==> flow/design.v <==
`timescale 1ns / 1ps
module IP(
input clk,
input rst,
output reg [31:0] m_data,
output reg m_valid,
output reg m_tlast,
input m_ready,
input [31:0] s_data,
input s_valid,
output reg s_ready,
input en,
input DMA_VALID,
input [1:0] command
    );
    integer i ;
    reg [31:0] mem [31:0] ;
    parameter DEFAULT = 3'b000 ; 
    parameter IN      = 3'b001 ; 
    parameter W1      = 3'b010 ; 
    parameter W2      = 3'b011 ; 
    parameter IDLE    = 3'b100 ; 
    parameter OUT     = 3'b101 ; 
    parameter W3      = 3'b110 ; 
    parameter W4      = 3'b111 ; 
    reg [2:0] cs, ns ;
    reg [4:0] cnt ;  
    always@(posedge clk)begin
        if(!rst) cs <= DEFAULT ;
        else cs <= ns ;
    end
    always@(*)begin
        case(cs)
            DEFAULT:begin
                if(en == 1 && DMA_VALID == 1) ns = IN ;
                else ns = DEFAULT ;
            end
            IN:begin
                if(cnt == 31) ns = W1 ;
                else ns = IN ;
            end
            W1:begin
                if(DMA_VALID == 0) ns = W2 ;
                else ns = W1 ;
            end
            W2:begin
                if(DMA_VALID == 1) ns = IDLE ;
                else ns = W2 ;
            end
            IDLE:begin
                if(DMA_VALID == 0 && en == 0) ns = DEFAULT ;
                else begin
                    if(command == 1) ns = IN ;
                    else if(command == 2) ns = OUT ;
                    else ns = IDLE ;
                end
            end
            OUT:begin
                if(cnt == 31) ns = W3 ;
                else ns = OUT ;
            end
            W3:begin
                if(DMA_VALID == 0) ns = W4 ;
                else ns = W3 ;
            end
            W4:begin
                if(DMA_VALID == 1) ns = IDLE ;
                else ns = W4 ;
            end
            default:ns = DEFAULT ;
        endcase
    end
    always@(posedge clk)begin
        if(!rst) cnt <= 0 ;
        else begin
            case(cs)
                IN:begin
                    if(s_ready == 1 && s_valid == 1) cnt <= cnt + 1 ;
                    else cnt <= cnt ;
                end
                OUT:begin
                    if(m_ready == 1 && m_valid == 1) cnt <= cnt + 1 ;
                    else cnt <= cnt ;
                end
                default: cnt <= 0 ;
            endcase
        end
    end
    always@(posedge clk)begin
        if(!rst) s_ready <= 0 ;
        else begin
            case(cs)
                IN:begin
                    if(cnt == 31) s_ready <= 0 ;
                    else s_ready <= 1 ;
                end
                default: s_ready <= 0 ;
            endcase
        end
    end
    always@(posedge clk)begin
        if(!rst) begin
            for(i=0; i<32; i=i+1)begin
                mem[i] <= 0 ;
            end
        end
        else begin
            case(cs)
                IN:begin
                    if(s_ready == 1 && s_valid == 1) mem[cnt] <= s_data ;
                    else mem[cnt] <= mem[cnt] ;
                end
                default:begin
                    for(i=0; i<32; i=i+1)begin
                        mem[i] <= mem[i] ;
                    end
                end
            endcase        
        end
    end
    always@(posedge clk)begin
        if(!rst) m_valid <= 0 ;
        else begin
            case(cs)
                OUT:begin
                    if(cnt == 31) m_valid <= 0 ;
                    else begin
                        if(m_ready == 1) m_valid <= 1 ;
                        else m_valid <= 0 ;
                    end
                end
                default: m_valid <= 0 ;
            endcase
        end
    end
    always@(posedge clk)begin
        if(!rst) m_tlast <= 0 ;
        else begin
            case(cs)
                OUT:begin
                    if(cnt == 30) m_tlast <= 1 ;
                    else m_tlast <= 0 ;
                end
                default: m_tlast <= 0 ;
            endcase
        end
    end
    always@(posedge clk)begin
        if(!rst) m_data <= 0 ;
        else begin
            case(cs)
                OUT:begin
                    if(m_ready == 0 || m_valid == 0)begin
                        if(cnt == 0) m_data <= mem[cnt] ;
                        else m_data <= m_data ;
                    end
                    else begin
                        if(m_tlast == 1) m_data <= 0 ;
                        else m_data <= mem[cnt + 1] ;                 
                    end
                end
            endcase
        end
    end
endmodule
Step by step through the tools: IP
The steps from the RTL of IP to its reports follow in flow order.
Lines are those of the file above, counted from 1.
{ "design": {"top": "IP", "clk_port": "clk", "cell_library": "sky130hd", "pvt_corner": "tt_025C_1v80"} }

Elaborated design
Yosys after proc, flatten, opt, wreduce and memory -nomap, before mapping. Print and check cells are not counted.
Memory sizes are those after Yosys's memory passes, which may raise the word count (mostly to a power of two), join words into wider ones and drop unused or constant bits.
{ "bits": {"reg_bits": 43, "n_memories": 1, "output_inout_bits": 35, "word_cells": 153, "ramBits": 1024, "inputBits": 40} }
{ "classes": {"n_eq": 15, "bitwise": 11, "mux": 106, "addsub": 1, "reduce_logical": 13} }
{ "mem_list": {"columns": ["name", "size", "word_bits", "line", "rtl"], "rows": [
  ["mem", 32, 32, 17, "reg [31:0] mem [31:0] ;"]
]} }
{ "ops": {"columns": ["operator", "n"], "rows": [
  ["2-to-1 mux 32 bit", 75],
  ["2-to-1 mux 256 bit", 1],
  ["2-to-1 mux 128 bit", 1],
  ["2-to-1 mux 64 bit", 1],
  ["case mux 3 bit (select 8 bit)", 1],
  ["2-to-1 mux 5 bit", 4],
  ["2-to-1 mux 1 bit", 16],
  ["equality test 3 bit with constant B", 4],
  ["AND reduction 2 bit", 5],
  ["equality test 5 bit with constant B", 2],
  ["case mux 5 bit (select 2 bit)", 1],
  ["2-to-1 mux 3 bit", 3],
  ["inverter 1 bit", 6],
  ["inequality test 2 bit with constant B", 3],
  ["equality test 3 x 2 -> 1 bit with constant B", 2],
  ["2-to-1 mux 2 bit", 3],
  ["OR 1 bit", 5],
  ["adder 5 x 1 -> 5 bit with constant B", 1],
  ["logical NOT 5 bit", 1],
  ["logical AND 1 bit", 4],
  ["equality test 3 x 1 -> 1 bit with constant B", 1],
  ["logical NOT 3 bit", 1],
  ["OR reduction 3 bit", 1],
  ["equality test 2 x 1 -> 1 bit with constant B", 1],
  ["inequality test 2 x 1 -> 1 bit with constant B", 1],
  ["equality test 2 bit with constant B", 1],
  ["logical OR 1 bit", 1]
]} }

Logic depth
Depth = most cells in a row (Yosys ltp): at word level without a register or memory, in the mapped netlist without a sequential cell, where the memories' decode and read muxes count.
{ "depth": {"ltp_word": 5, "ABC_AREA": 0, "mapped_depth": 13, "ltp_nobuf": 7} }

Synthesis result
The flow's flattened synthesis, as Yosys stat reports it; memories are mapped. The netlist is that of the ABC_AREA named above (0 if unset); the other value can give another one.
{ "by_type": {"columns": ["cell_type", "n", "type_area_um2"], "rows": [
  ["sky130_fd_sc_hd__edfxtp_1", 1024, 3.07E+04],
  ["sky130_fd_sc_hd__mux4_2", 256, 5765.53],
  ["sky130_fd_sc_hd__mux2i_1", 544, 5.45E+03],
  ["sky130_fd_sc_hd__nor2_1", 1041, 3.91E+03],
  ["sky130_fd_sc_hd__a22oi_1", 292, 2.19E+03],
  ["sky130_fd_sc_hd__dfxtp_1", 53, 1.06E+03],
  ["sky130_fd_sc_hd__inv_1", 262, 983.443],
  ["sky130_fd_sc_hd__o22ai_1", 128, 800.768],
  ["sky130_fd_sc_hd__clkbuf_1", 210, 788.256],
  ["sky130_fd_sc_hd__buf_2", 147, 735.706],
  ["sky130_fd_sc_hd__a21oi_1", 131, 655.629],
  ["sky130_fd_sc_hd__nor4_2", 32, 400.384],
  ["sky130_fd_sc_hd__o21ai_0", 67, 335.322],
  ["sky130_fd_sc_hd__buf_4", 44, 330.317],
  ["sky130_fd_sc_hd__nand2_1", 78, 292.781],
  ["sky130_fd_sc_hd__nand3_1", 33, 165.158],
  ["sky130_fd_sc_hd__buf_1", 25, 93.84],
  ["sky130_fd_sc_hd__ha_1", 7, 87.584]
]} }
Other cell types: 22; their cells: 49.
{ "synth_totals": {"mapped_area_um2": 55130.4, "sequential_area_um2": 31810.5, "ffs": 1077, "buffers": 428, "mapped_cells": 4423} }

Timing after synthesis
Path of least setup slack by OpenSTA after synthesis, without wires, with an ideal clock, recovery checks aside; 20% of the period is set as input and as output delay. Where synthesis merged equal registers, the netlist keeps one of their names.
{ "synth_timing": {"kind": "reg-to-reg", "from": "register cnt[0]", "to": "memory mem[20][0]", "tclk_ns": 3.37, "n_path_buf": 5, "t_first_pin_ns": 0.000, "driving_pins": 11, "setup_ns": 0.478, "setup_slack_ns": 0.051, "required_time_ns": 2.892, "delay_ns": 3.319, "arrival_time_ns": 2.841, "synth_period_reached_ns": 3.319} }
"delay_ns" is the arrival time less input delay plus setup time.
"driving_pins" counts driving pins, that of a launching flip-flop among them; a cell with two outputs on the path counts twice.
"synth_period_reached_ns" = period - worst setup slack (recovery checks aside). The figure is calculated, with input and output delays left at 20% of the set period.
At most two assigning lines are given for a register; there are more.
{ "synth_via": {"path_cell_list": "sky130_fd_sc_hd__dfxtp_1 sky130_fd_sc_hd__buf_2 sky130_fd_sc_hd__clkbuf_1 sky130_fd_sc_hd__buf_1 sky130_fd_sc_hd__inv_1 sky130_fd_sc_hd__ha_1 sky130_fd_sc_hd__and3_1 sky130_fd_sc_hd__clkbuf_1 sky130_fd_sc_hd__nand2_1 sky130_fd_sc_hd__clkbuf_1 sky130_fd_sc_hd__nand2_1"} }
{ "synth_rtl": {"columns": ["item", "line", "rtl"], "rows": [
  ["start: declaration", 27, "reg [4:0] cnt ;"],
  ["start: assignment", 78, "if(s_ready == 1 && s_valid == 1) cnt <= cnt + 1 ;"],
  ["start: assignment", 79, "else cnt <= cnt ;"],
  ["end: declaration", 17, "reg [31:0] mem [31:0] ;"]
]} }
Chain of elaborated cells between the ends: none given.

Timing after layout
From the final timing report of stored run 1: the path of least setup slack in the routed layout; clock arrival at registers is part of the times.
{ "layout_timing": {"kind": "reg-to-reg", "from": "register cnt[0]", "to": "memory mem[27][25]", "driving_pins": 8, "n_path_buf": 2, "tclk_ns": 6.66, "setup_ns": 0.35, "t_first_pin_ns": 0.73, "required_time_ns": 7.05, "setup_slack_ns": 2.15, "arrival_time_ns": 4.90} }
At most two assigning lines are given for a register; there are more.
{ "layout_via": {"path_cell_list": "sky130_fd_sc_hd__dfxtp_4 sky130_fd_sc_hd__ha_1 sky130_fd_sc_hd__inv_1 sky130_fd_sc_hd__nor2_1 sky130_fd_sc_hd__nand2_2 sky130_fd_sc_hd__buf_4 sky130_fd_sc_hd__nand2_2 sky130_fd_sc_hd__buf_4"} }
{ "layout_rtl": {"columns": ["item", "line", "rtl"], "rows": [
  ["start: declaration", 27, "reg [4:0] cnt ;"],
  ["start: assignment", 78, "if(s_ready == 1 && s_valid == 1) cnt <= cnt + 1 ;"],
  ["start: assignment", 79, "else cnt <= cnt ;"],
  ["end: declaration", 17, "reg [31:0] mem [31:0] ;"]
]} }
Chain of elaborated cells between the ends: none given.

--- measured runs ---
Below are 2 stored runs of the flow (Yosys, OpenROAD; platform sky130hd) on IP, each with its settings and what was measured, unordered. Constraints: input delay and output delay 20% of the set period each, output load 0.01 pF.
"achievedPeriod_ns" = clock period - worst setup slack. The figure is calculated, with input and output delays left at 20% of the set period.
"worstPathTime_ns" = time allowed to the worst setup path (clock period - input delay - output delay, where it has them) - its slack; a late launch clock adds to it, a late capture clock takes from it.
By "final_power_uw" is meant OpenSTA's value without simulated activity: inputs other than the clock are taken to toggle once in ten clock periods, and the tool carries that through the logic.
[
  {
    "run": "stored run 1",
    "settings": { "period_ns": 6.66, "CORE_UTILIZATION": 35, "SETUP_SLACK_MARGIN": 1.46, "CELL_PAD_IN_SITES_DETAIL_PLACEMENT": 2, "GPL_TIMING_DRIVEN": 1, "CTS_CLUSTER_SIZE": 84, "MIN_ROUTING_LAYER": "met1", "MAX_ROUTING_LAYER": "met5", "CAP_MARGIN": 20, "CORE_MARGIN": 2, "SLEW_MARGIN": 20 },
    "results": { "worst_hold_slack_ns": 0.491, "final_power_uw": 15923, "dieArea_um2": 160705.0, "setupTns_ns": 0.000, "yosys_chip_area_um2": 55130.4, "final_cell_area_um2": 62069.5, "worstSetupSlack_ns": 2.150, "worstPathTime_ns": 4.51, "critical_path_type": "reg-to-reg", "achievedPeriod_ns": 4.510 }
  },
  {
    "run": "stored run 2",
    "settings": { "period_ns": 3.1, "CORE_UTILIZATION": 31, "SETUP_SLACK_MARGIN": 0.71, "PLACE_DENSITY_LB_ADDON": 0.17, "CORE_ASPECT_RATIO": 0.86, "CORE_MARGIN": 3, "TNS_END_PERCENT": 100, "CAP_MARGIN": 20, "SLEW_MARGIN": 0, "MAX_ROUTING_LAYER": "met5" },
    "results": { "dieArea_um2": 182951.0, "worstSetupSlack_ns": 0.384, "worstPathTime_ns": 2.72, "critical_path_type": "reg-to-reg", "final_power_uw": 35911, "final_cell_area_um2": 77436.8, "setupTns_ns": 0.000, "achievedPeriod_ns": 2.716, "yosys_chip_area_um2": 55130.4, "worst_hold_slack_ns": 0.300 }
  }
]
--- end ---
